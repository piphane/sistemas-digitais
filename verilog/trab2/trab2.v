==> flow/design.v <==
module trab2(
	input [0:3] KEY,
	input [0:9] SW,
	input CLOCK_50,
	output reg [7:0] LEDG
);
reg d;
reg [25:0] s;
reg [25:0] limite;
always @(posedge CLOCK_50) begin
	if ( SW[0] == 1) begin
		limite <= 10000000;
	end
	else if ( SW[1] == 1) begin
		limite <= 9000000;
	end
	else if ( SW[2] == 1) begin
		limite <= 8000000;
	end
	else if ( SW[3] == 1) begin
		limite <= 7000000;
	end
	else if ( SW[4] == 1) begin
		limite <= 6000000;
	end
	else if ( SW[5] == 1) begin
		limite <= 5000000;
	end
	else if ( SW[6] == 1) begin
		limite <= 4000000;
	end
	else if ( SW[7] == 1) begin
		limite <= 3000000;
	end
	else if ( SW[8] == 1) begin
		limite <= 2000000;
	end
	else if ( SW[9] == 1) begin
		limite <= 1000000;
	end
	else begin
		limite <= 11000000;
	end
	if (KEY[0] == 0) begin
		s <= 0;
		d <= 0;
		LEDG <= 1;
	end
	else begin
		if (s == limite) begin
			if (d == 0) begin
				LEDG <= LEDG * 2;
			end
			else begin
				LEDG <= LEDG / 2;
			end
			if (LEDG[6] == 1) d<=1;
				else if (LEDG[1] == 1) d<=0;
					s <= 0;
				end 
			else begin
				s <= s + 1;
			end
		end
	end
endmodule
---- Reports on trab2 ----
The steps from the RTL of trab2 to its reports follow in flow order.
Line numbers count from 1 in the design file above.
Operators carry their Yosys type and port widths (W data, S select, Z words).
Cell names lack the library's common part.
The mark -- stands for no value.
inputs
  top ..................................... trab2
  clock ................................... CLOCK_50
  library ................................. sky130hd
  timing corner ........................... tt_025C_1v80

---- After elaboration ----
Yosys after proc, flatten, opt, wreduce and memory -nomap, before mapping. Memory bits, and registers merged into a memory's read port (data or address), are not among the register bits. Print and check cells are not counted. Equal cells are merged and count once.
bit counts
  bits in registers ....................... 61
  input bits .............................. 15
  output and inout port bits .............. 8
  elaborated cells ........................ 30
operators by class
  add/sub/neg operators ................... 1
  equality and inequality tests ........... 1
  multiplexer cells ....................... 12
  bitwise logic cells ..................... 1
  reduce/logical cells .................... 7
operators by type and width
  cell                     number
  $mux W24                 8
  $add A26 B1 Y26 const B  1
  $eq A26 B26 Y1           1
  $mux W21                 1
  $reduce_or A9 Y1         1
  $mux W8                  1
  $reduce_or A5 Y1         1
  $reduce_or A2 Y1         2
  $reduce_or A3 Y1         1
  $reduce_and A2 Y1        1
  $reduce_bool A2 Y1       1
  $mux W1                  2
  $not A1 Y1               1

---- Depth ----
Yosys ltp: most cells in a row. Word level: on the elaborated netlist, between registers, memories and ports. Mapped: between sequential cells and ports; inverters and the memories' decode and read muxes count.
depth
  word-level depth ........................ 9
  ABC_AREA ................................ 0
  depth in mapped cells ................... 9
  mapped depth without buffers ............ 7

---- Mapped cells and area ----
Source: synth_stat.txt of the flow (Yosys; design flattened, memories mapped). It holds for the ABC_AREA given above (unset counts as 0); a run with the other value may have another netlist.
The area totals of this step are shown rounded.
cells by type
  type      number  total area (sq um)
  dfxtp_1   50      1000.96
  xor2_1    20      175.168
  xnor2_1   18      157.651
  nor2_1    36      135.13
  nand4_1   13      81.328
  nand2_1   21      78.826
  mux2i_1   7       70.067
  mux2_2    6       67.565
  nand3_1   12      60.058
  a21oi_1   7       35.034
  and3_1    5       31.28
  nand2b_1  5       31.28
  nor4_1    5       31.28
  ha_1      2       25.024
  nor3_1    5       25.024
  clkbuf_1  6       22.522
  nor4_4    1       21.27
  buf_2     4       20.019
Not listed: further types 23, cells in them 36.
mapped netlist
  cell count .............................. 259
  cell area after synthesis ............... 2320 sq um
  sequential area ......................... 1000 sq um
  flip-flops .............................. 50
  buffers ................................. 10

---- Path before layout ----
Source: OpenSTA report_checks on the synthesized netlist (no wires, ideal clock, input and output delay 20% of the period each), path of least setup slack; recovery checks are left aside. Register names are those of the netlist, which keeps one name where synthesis merged equal registers.
timing path after synthesis
  kind .................................... flip-flop to flip-flop
  start ................................... register s[0]
  end ..................................... register s[1]
  period .................................. 2.61 ns
  setup time .............................. 0.116 ns
  launch time at the first pin ............ 0.000 ns
  arrival ................................. 1.639 ns
  data required time ...................... 2.494 ns
  slack ................................... 0.855 ns
  path delay .............................. 1.755 ns
  driving pins on the path ................ 8
  buffers on the path ..................... 0
  synthesis period reached ................ 1.755 ns
"path delay" = arrival - input delay + setup time.
"driving pins on the path": output pins that drive a net of the path, with the launching flip-flop's if there is one; two outputs of one cell count as two.
"synthesis period reached" = period - worst setup slack (recovery checks aside). The figure is calculated, with input and output delays left at 20% of the set period.
Between the ends stands the longest chain of elaborated cells between them, by number of cells; it is not shown to be the way that was timed. Of several equally long chains one is given.
Each line given opens the expression or statement behind the cell; cells for indexed reads and writes are added by Yosys, which also makes memories of some case tables.
At most two assigning lines are given for a register; there are more.
between the ends, after synthesis
  cells stage by stage .................... dfxtp_1 > inv_1 > ha_1 > nor4b_1 > o211ai_1 > nor2_1 > nand2_1 > and3_1
  length of the longest elaborated chain .. 2
  elaborated cells on any way between the ends .. 3
  RTL lines with such cells ............... 2
  those cells by class .................... add/sub (1); eq/ne (1); reduce/logical (1)
RTL lines, path after synthesis
  element           RTL line  source
  from (decl)       8         reg [25:0] s;
  from (assign)     45        s <= 0;
  from (assign)     62        s <= s + 1;
  $eq A26 B26 Y1    50        if (s == limite) begin
  $reduce_or A2 Y1  --
  to (assign)       45
  to (assign)       62
  to (decl)         8

---- Timing after layout ----
From the final timing report of run 1: the path of least setup slack in the routed layout; clock arrival at registers is part of the times.
timing path post-layout
  kind .................................... flip-flop to flip-flop
  start ................................... register s[11]
  end ..................................... register s[1]
  period .................................. 3.15 ns
  setup time .............................. 0.10 ns
  launch time at the first pin ............ 0.30 ns
  arrival ................................. 2.21 ns
  data required time ...................... 3.35 ns
  slack ................................... 1.14 ns
  driving pins on the path ................ 6
  buffers on the path ..................... 0
Between the ends stands the longest chain of elaborated cells between them, by number of cells; it is not shown to be the way that was timed. Of several equally long chains one is given.
At most two assigning lines are given for a register; there are more.
between the ends, post-layout
  cells stage by stage .................... dfxtp_1 > xnor2_1 > nand4_1 > nor3_1 > nand2_1 > and3_1
  length of the longest elaborated chain .. 2
  elaborated cells on any way between the ends .. 2
  RTL lines with such cells ............... 1
  those cells by class .................... eq/ne (1); reduce/logical (1)
RTL lines, path post-layout
  element           RTL line  source
  from (decl)       8         reg [25:0] s;
  from (assign)     45        s <= 0;
  from (assign)     62        s <= s + 1;
  $eq A26 B26 Y1    50        if (s == limite) begin
  $reduce_or A2 Y1  --
  to (assign)       45
  to (assign)       62
  to (decl)         8

Hand-over note for trab2

Top module trab2; platform sky130hd; tools Yosys and OpenROAD; 2 stored runs in no particular order. Input and output delays are each 20% of the period that was set; the output load is 0.01 pF.
"achieved period": clock period set for the run, less the worst setup slack. It is reckoned from that one timing run; input and output delays stay at 20% of the period that was set.
"power" is the tool's figure for a default switching activity; nothing was simulated.
Results are given in rounded form.

---- run 1 ----
settings
  period_ns = 3.15
  CORE_UTILIZATION = 63
  SETUP_SLACK_MARGIN = 0.28
  PLACE_DENSITY = 0.35
  CORE_ASPECT_RATIO = 1.48
  CORE_MARGIN = 7
  GPL_TIMING_DRIVEN = 1
  GPL_ROUTABILITY_DRIVEN = 1
  CTS_CLUSTER_SIZE = 90
  CAP_MARGIN = 30
  MAX_ROUTING_LAYER = met5
  SLEW_MARGIN = 20
results
  power ................................... 1.16 mW
  chip area in the Yosys report ........... 2320 sq um
  worst slack on setup checks ............. 1.14 ns
  die outline area ........................ 5610 sq um
  achieved period ......................... 2.012 ns
  lowest hold slack ....................... 0.480 ns
  standard-cell area after routing ........ 2640 sq um
  total negative setup slack .............. 0.000 ns

---- run 2 ----
settings
  period_ns = 3.71
  CORE_UTILIZATION = 66
  PLACE_DENSITY_LB_ADDON = 0.3
  CELL_PAD_IN_SITES_DETAIL_PLACEMENT = 1
  TNS_END_PERCENT = 80
  GPL_TIMING_DRIVEN = 0
  GPL_ROUTABILITY_DRIVEN = 0
  MIN_ROUTING_LAYER = met2
  CAP_MARGIN = 20
  CORE_MARGIN = 2
  SLEW_MARGIN = 20
results
  incomplete, placement halted on DPL-0033

End of note.
